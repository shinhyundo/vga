==> flow/design.v <==
module PTN_GEN
#(  
    parameter ACTIVE_VERTICAL = 1080    ,
    parameter ACTICE_HORIZONTAL = 1920  ,
    parameter TOTAL_VERTICAL = 1400     ,
    parameter TOTAL_HORIZONTAL = 2400   ,
    parameter COUNT_DEPTH = 12          ,      
    parameter PIXEL_DATA = 8            ,
    parameter GRAY_LEVEL = 10
)
(
    input			            i_clk       ,
    input			            i_rst	    ,
    input                       i_PTN_type  ,
    output  [PIXEL_DATA-1:0]    o_R_data     ,
    output  [PIXEL_DATA-1:0]    o_G_data     ,
    output  [PIXEL_DATA-1:0]    o_B_data     ,
    output                      o_VSync      ,
    output                      o_DE     
);  
    reg     [PIXEL_DATA-1:0]   r_o_R_data;
    reg     [PIXEL_DATA-1:0]   r_o_G_data;
    reg     [PIXEL_DATA-1:0]   r_o_B_data;
    wire    [COUNT_DEPTH-1:0]  w_Vcnt;
    wire    [COUNT_DEPTH-1:0]  w_Hcnt;
    wire    [GRAY_LEVEL-1:0]   Gray_level;
    SYNC_GEN SYNC_GEN
    (   
        .i_clk(i_clk)               ,
        .i_rst(i_rst)               ,
        .o_VSync(o_VSync)           ,
        .o_HSync(o_DE)              ,
        .o_Vcnt(w_Vcnt)             ,
        .o_Hcnt(w_Hcnt)             
    );
    assign Gray_level[0] = (w_Vcnt >= 12'd0) & (w_Vcnt < 12'd108);
    assign Gray_level[1] = (w_Vcnt >= 12'd108) & (w_Vcnt < 12'd216);
    assign Gray_level[2] = (w_Vcnt >= 12'd216) & (w_Vcnt < 12'd324);
    assign Gray_level[3] = (w_Vcnt >= 12'd324) & (w_Vcnt < 12'd432);
    assign Gray_level[4] = (w_Vcnt >= 12'd432) & (w_Vcnt < 12'd540);
    assign Gray_level[5] = (w_Vcnt >= 12'd540) & (w_Vcnt < 12'd648);
    assign Gray_level[6] = (w_Vcnt >= 12'd648) & (w_Vcnt < 12'd756);
    assign Gray_level[7] = (w_Vcnt >= 12'd756) & (w_Vcnt < 12'd864);
    assign Gray_level[8] = (w_Vcnt >= 12'd864) & (w_Vcnt < 12'd972);
    assign Gray_level[9] = (w_Vcnt >= 12'd972) & (w_Vcnt < 12'd1080);
    always @ (*) begin
        r_o_R_data = 8'd0;
        r_o_G_data = 8'd0;
        r_o_B_data = 8'd0;
        casex(Gray_level)
            10'd1 : {r_o_R_data, r_o_G_data, r_o_B_data} = {8'd26, 8'd26, 8'd26};
            10'd2 : {r_o_R_data, r_o_G_data, r_o_B_data} = {8'd58, 8'd58, 8'd58};
            10'd4 : {r_o_R_data, r_o_G_data, r_o_B_data} = {8'd64, 8'd64, 8'd64};
            10'd8 : {r_o_R_data, r_o_G_data, r_o_B_data} = {8'd100, 8'd100, 8'd100};
            10'd16 : {r_o_R_data, r_o_G_data, r_o_B_data} = {8'd126, 8'd126, 8'd126};
            10'd32 : {r_o_R_data, r_o_G_data, r_o_B_data} = {8'd151, 8'd151, 8'd151};
            10'd64 : {r_o_R_data, r_o_G_data, r_o_B_data} = {8'd177, 8'd177, 8'd177};
            10'd128 : {r_o_R_data, r_o_G_data, r_o_B_data} = {8'd203, 8'd203, 8'd203};
            10'd256 : {r_o_R_data, r_o_G_data, r_o_B_data} = {8'd229, 8'd229, 8'd229}; 
            10'd512 : {r_o_R_data, r_o_G_data, r_o_B_data} = {8'd255, 8'd255, 8'd255};
            default : {r_o_R_data, r_o_G_data, r_o_B_data} = {8'd255, 8'd255, 8'd255};
        endcase
    end
    assign {o_R_data, o_G_data, o_B_data} = {r_o_R_data, r_o_G_data, r_o_B_data};
endmodule
module REG 
#(
    parameter W = 1
) 
(
    input               CLK,
    input               RST,
    input               EN,
    input       [W-1:0] D,
    output reg  [W-1:0] Q
);
    always @ (posedge CLK, negedge RST) begin
        if (!RST) 
            Q <= 1'b0;
        else if (EN)
            Q <= D;
    end
endmodule
module SYNC_GEN
#(
    parameter ACTIVE_VERTICAL = 1080    ,
    parameter ACTICE_HORIZONTAL = 1920  ,
    parameter COUNT_DEPTH = 12
)
(
    input			            i_clk   ,
    input			            i_rst	,
    output                      o_VSync ,
    output                      o_HSync ,
    output  [COUNT_DEPTH-1:0]   o_Vcnt  ,
    output  [COUNT_DEPTH-1:0]   o_Hcnt         
);  
    TENSONES #(.W(COUNT_DEPTH))
    PIXEL_COUNTER
    (
        .i_clk(i_clk)                   ,
        .i_rst(i_rst)                   ,
        .o_TENS(o_Vcnt)                 ,
        .o_ONES(o_Hcnt)     
    );
    assign o_VSync = (o_Vcnt < ACTIVE_VERTICAL) ? 1'b1 : 1'b0;
    assign o_HSync = (o_Hcnt < ACTICE_HORIZONTAL) ? 1'b1 : 1'b0;
endmodule
module TENSONES
#(
    parameter W = 12
)
(
    input           i_clk       ,
    input           i_rst       ,
    output  [W-1:0] o_TENS      ,
    output  [W-1:0] o_ONES
);
    localparam TOTAL_VERTICAL = 12'd1400;
    localparam TOTAL_HORIZONTAL = 12'd2400;
    reg     [W-1:0] r_TENS;
    reg     [W-1:0] r_ONES;
    wire            TENS_flag = (o_TENS == TOTAL_VERTICAL);
    wire            ONES_flag = (o_ONES == TOTAL_HORIZONTAL);
    REG #(.W(W)) REG_TNES
    (
        .CLK(i_clk)     ,
        .RST(i_rst)     ,
        .EN(1'b1)       ,
        .D(r_TENS)      ,
        .Q(o_TENS)
    );
    REG #(.W(W)) REG_ONES
    (
        .CLK(i_clk)     ,   
        .RST(i_rst)     ,
        .EN(1'b1)       ,
        .D(r_ONES)      ,
        .Q(o_ONES)
    );
    always @ (*) begin
        casex ({TENS_flag, ONES_flag})
            2'b00 : {r_TENS, r_ONES} = {o_TENS, o_ONES + 12'd1};
            2'b01 : {r_TENS, r_ONES} = {o_TENS + 12'd1, 12'd0};
            2'b10 : {r_TENS, r_ONES} = {o_TENS, o_ONES + 12'd1};
            2'b11 : {r_TENS, r_ONES} = {12'd0, 12'd0};
        endcase
    end
endmodule
## Tool chain data of PTN_GEN

The steps from the RTL of PTN_GEN to its reports follow in flow order.
Line numbers count from 1 in the design file above.
Library cell names are shortened.
Not given: n/a

| design | value |
|---|---|
| top module | PTN_GEN |
| clock | i_clk |
| cell library | sky130hd |
| corner | tt_025C_1v80 |

## After elaboration

Counts by Yosys on the flattened word-level netlist (proc, flatten, opt, wreduce; memories kept). Register bits leave out memories and registers merged into their read ports (data or address). Print and check cells are left out.

| bit counts | value |
|---|---|
| register bits after elaboration | 24 |
| input port bits | 3 |
| output and inout port bits | 26 |
| elaborated cells | 56 |

| cells by class | value |
|---|---|
| bitwise logic cells | 10 |
| add/sub/neg operators | 2 |
| reductions and logical operators | 2 |
| equality and inequality tests | 14 |
| multiplexer cells | 4 |
| $lt $le $gt $ge | 22 |

Operators with widths:

| cell | number |
|---|---|
| 24-bit parallel mux with 9-bit select | 1 |
| 24-bit parallel mux with 3-bit select | 1 |
| 12-bit by 10-bit greater-or-equal comparator with 1-bit output with constant B | 5 |
| 12-bit by 10-bit less-than comparator with 1-bit output with constant B | 5 |
| 12-bit by 11-bit less-than comparator with 1-bit output with constant B | 3 |
| 12-bit by 1-bit adder with 12-bit output with constant B | 2 |
| 12-bit by 9-bit greater-or-equal comparator with 1-bit output with constant B | 2 |
| 12-bit by 9-bit less-than comparator with 1-bit output with constant B | 2 |
| 12-bit by 1-bit greater-or-equal comparator with 1-bit output with constant B | 1 |
| 12-bit by 11-bit == test with 1-bit output with constant B | 1 |
| 12-bit == test with constant B | 1 |
| 12-bit by 7-bit greater-or-equal comparator with 1-bit output with constant B | 1 |
| 12-bit by 7-bit less-than comparator with 1-bit output with constant B | 1 |
| 12-bit by 8-bit greater-or-equal comparator with 1-bit output with constant B | 1 |
| 12-bit by 8-bit less-than comparator with 1-bit output with constant B | 1 |
| 1-bit AND | 10 |
| 10-bit by 1-bit == test with 1-bit output with constant B | 1 |
| 10-bit by 2-bit == test with 1-bit output with constant B | 1 |
| 10-bit by 3-bit == test with 1-bit output with constant B | 1 |
| 10-bit by 4-bit == test with 1-bit output with constant B | 1 |
| 10-bit by 5-bit == test with 1-bit output with constant B | 1 |
| 10-bit by 6-bit == test with 1-bit output with constant B | 1 |
| 10-bit by 7-bit == test with 1-bit output with constant B | 1 |
| 10-bit by 8-bit == test with 1-bit output with constant B | 1 |
| 10-bit by 9-bit == test with 1-bit output with constant B | 1 |
| 2-bit == test with constant B | 2 |
| 2-bit by 1-bit == test with 1-bit output with constant B | 1 |
| 2-bit logical NOT | 1 |

Other operator kinds: 2; their cells: 3.

## Logic depth

Yosys ltp: most cells in a row. Word level: on the elaborated netlist, between registers, memories and ports. Mapped: between sequential cells and ports; inverters and the memories' decode and read muxes count.

| depth | value |
|---|---|
| word-level depth | 4 |
| ABC_AREA | 0 |
| depth in mapped cells | 7 |
| mapped depth without buffers | 6 |

## Synthesis result

Source: synth_stat.txt of the flow (Yosys; design flattened, memories mapped). It holds for the ABC_AREA given above (unset counts as 0); a run with the other value may have another netlist.

| synthesis totals | value |
|---|---|
| sequential area | 600.6 um^2 |
| mapped flip-flops | 24 |
| buffer cells | 29 |
| mapped cells | 201 |
| chip area (Yosys) | 1697.9 um^2 |

Cell types:

| cell | number | total area (um^2) |
|---|---|---|
| dfrtp_1 | 24 | 600.576 |
| buf_4 | 18 | 135.13 |
| nand3_1 | 14 | 70.067 |
| nor2_1 | 14 | 52.55 |
| xnor2_1 | 6 | 52.55 |
| ha_1 | 4 | 50.048 |
| nand4_1 | 8 | 50.048 |
| a21oi_1 | 9 | 45.043 |
| nand2_1 | 12 | 45.043 |
| xor2_1 | 5 | 43.792 |
| o21ai_0 | 8 | 40.038 |
| or4_1 | 5 | 37.536 |
| and3_1 | 5 | 31.28 |
| or3_1 | 5 | 31.28 |
| clkbuf_1 | 8 | 30.029 |
| inv_1 | 8 | 30.029 |
| nor3_1 | 6 | 30.029 |
| a31oi_1 | 4 | 25.024 |

Not listed: further types 28, cells in them 38.
The figures by module come from a second, unflattened synthesis with its own total; it is not the netlist above.

| unflattened totals | value |
|---|---|
| cells (unflattened synthesis) | 237 |
| area total of the unflattened synthesis | 2212.1 um^2 |

Each row is one instance without its submodules.

Modules:

| module | times used | cells | sequential area (um^2) | area (um^2) |
|---|---|---|---|---|
| REG #(W=12) | 2 | 25 | 300.3 | 484.2 |
| TENSONES #(W=12) | 1 | 106 | 0.0 | 679.4 |
| PTN_GEN | 1 | 77 | 0.0 | 533.0 |
| SYNC_GEN | 1 | 4 | 0.0 | 31.3 |

## Path before layout

OpenSTA on the mapped netlist: ideal clock, no wires. The path of least setup slack (recovery checks aside). Input and output delay are each 20% of the period. Register names are those of the netlist, which keeps one name where synthesis merged equal registers.

| timing post-synthesis | value |
|---|---|
| path kind | reg-to-output |
| start | register SYNC_GEN.PIXEL_COUNTER.REG_TNES.Q[9] |
| end | output port o_G_data[6] |
| data arrival time | 1.778 ns |
| path slack | -0.050 ns |
| data required time | 1.728 ns |
| driving pins on the path | 6 |
| buffers on the path | 2 |
| delay of the path | 1.778 ns |
| launch time at the first pin | 0.000 ns |
| output delay | 0.432 ns |
| clock period | 2.16 ns |
| period reached after synthesis | 2.21 ns |

"delay of the path" = arrival - input delay + setup time.
At an output port there is no setup time.
"driving pins on the path" counts driving pins, that of a launching flip-flop among them; a cell with two outputs on the path counts twice.
"period reached after synthesis" = period - worst setup slack (recovery checks aside). The figure is calculated, with input and output delays left at 20% of the set period.
Between the ends stands the longest chain of elaborated cells between them, by number of cells; it is not shown to be the way that was timed. Of several equally long chains one is given.
A line is the first line of the expression or statement that the cell stems from. Yosys adds cells for indexed reads and writes and turns some case tables into memories.

| between the ends, post-synthesis | value |
|---|---|
| path through | dfrtp_1 buf_2 or3b_2 or4_1 and3_1 buf_4 |
| length of the longest elaborated chain | 4 |
| elaborated cells between the ends (all ways) | 40 |
| source lines of those cells | 11 |
| those cells by class | 20 x compare; 9 x eq/ne; 1 x mux; 10 x logic |

RTL lines, path post-synthesis:

| what | line | source |
|---|---|---|
| start: declaration | 75 | `output reg  [W-1:0] Q` |
| start: assignment | 79 | `Q <= 1'b0;` |
| start: assignment | 81 | `Q <= D;` |
| 12-bit by 1-bit greater-or-equal comparator with 1-bit output | 36 | `assign Gray_level[0] = (w_Vcnt >= 12'd0) & (w_Vcnt < 12'd108);` |
| 1-bit AND | 36 |  |
| 10-bit by 9-bit == test with 1-bit output | 50 | `casex(Gray_level)` |
| 24-bit parallel mux with 9-bit select | 50 |  |
| end: declaration | 16 | `output  [PIXEL_DATA-1:0]    o_G_data     ,` |

Nets of the timed path that keep an RTL name, with a line that drives or declares them; the list need not be complete.

Named nets, post-synthesis:

| net | line |
|---|---|
| o_B_data[6] | 50 |

## Worst path after layout

From the final timing report of record 1: the path of least setup slack in the routed layout; clock arrival at registers is part of the times.

| timing post-layout | value |
|---|---|
| path kind | reg-to-output |
| start | register SYNC_GEN.PIXEL_COUNTER.REG_TNES.Q[7] |
| end | output port o_B_data[5] |
| clock period | 3.88 ns |
| launch time at the first pin | 0.28 ns |
| output delay | 0.78 ns |
| data required time | 3.10 ns |
| buffers on the path | 1 |
| driving pins on the path | 6 |
| data arrival time | 2.69 ns |
| path slack | 0.41 ns |

Between the ends stands the longest chain of elaborated cells between them, by number of cells; it is not shown to be the way that was timed. Of several equally long chains one is given.

| between the ends, post-layout | value |
|---|---|
| path through | dfrtp_1 or4_1 o21ai_0 a21oi_1 nand4_1 clkdlybuf4s50_1 |
| length of the longest elaborated chain | 4 |
| elaborated cells between the ends (all ways) | 40 |
| source lines of those cells | 11 |
| those cells by class | 20 x compare; 9 x eq/ne; 1 x mux; 10 x logic |

RTL lines, path post-layout:

| what | line | source |
|---|---|---|
| start: declaration | 75 | `output reg  [W-1:0] Q` |
| start: assignment | 79 | `Q <= 1'b0;` |
| start: assignment | 81 | `Q <= D;` |
| 12-bit by 1-bit greater-or-equal comparator with 1-bit output | 36 | `assign Gray_level[0] = (w_Vcnt >= 12'd0) & (w_Vcnt < 12'd108);` |
| 1-bit AND | 36 |  |
| 10-bit by 9-bit == test with 1-bit output | 50 | `casex(Gray_level)` |
| 24-bit parallel mux with 9-bit select | 50 |  |
| end: declaration | 17 | `output  [PIXEL_DATA-1:0]    o_B_data     ,` |

Memo
Re: implementation data of PTN_GEN

2 stored runs of PTN_GEN in the flow (synthesis by Yosys, layout by OpenROAD, sky130hd cells), in arbitrary order. Constraints: input delay and output delay 20% of the set period each, output load 0.01 pF.
"total power after layout": no workload was simulated; the value follows from the tool's default switching activity.

#### Record 1

| setting | value |
|---|---|
| period_ns | `3.88` |
| CORE_UTILIZATION | `20` |
| PLACE_DENSITY | `0.91` |
| CELL_PAD_IN_SITES_DETAIL_PLACEMENT | `2` |
| CTS_CLUSTER_SIZE | `22` |
| MIN_ROUTING_LAYER | `met2` |
| MAX_ROUTING_LAYER | `met4` |
| CAP_MARGIN | `20` |
| CORE_MARGIN | `2` |
| SLEW_MARGIN | `20` |

| result | value |
|---|---|
| worst slack on setup checks | 0.413 ns |
| total power after layout | 0.4875 mW |
| area inside the die boundary | 9241.9 um^2 |
| utilization after routing | 24.0 % |
| post-synthesis cell area | 1697.9 um^2 |
| standard-cell area after layout | 1973.1 um^2 |

#### Record 2

| setting | value |
|---|---|
| period_ns | `1.63` |
| CORE_UTILIZATION | `16` |
| SETUP_SLACK_MARGIN | `-0.13` |
| PLACE_DENSITY_LB_ADDON | `0.23` |
| CORE_MARGIN | `6` |
| CELL_PAD_IN_SITES_GLOBAL_PLACEMENT | `1` |
| CELL_PAD_IN_SITES_DETAIL_PLACEMENT | `1` |
| GPL_ROUTABILITY_DRIVEN | `1` |
| CTS_CLUSTER_DIAMETER | `292` |
| CAP_MARGIN | `5` |
| SLEW_MARGIN | `20` |

| result | value |
|---|---|
| total power after layout | 1.050 mW |
| area inside the die boundary | 13228.5 um^2 |
| worst slack on setup checks | -0.589 ns |
| standard-cell area after layout | 2844.0 um^2 |
| utilization after routing | 27.7 % |
| post-synthesis cell area | 1697.9 um^2 |
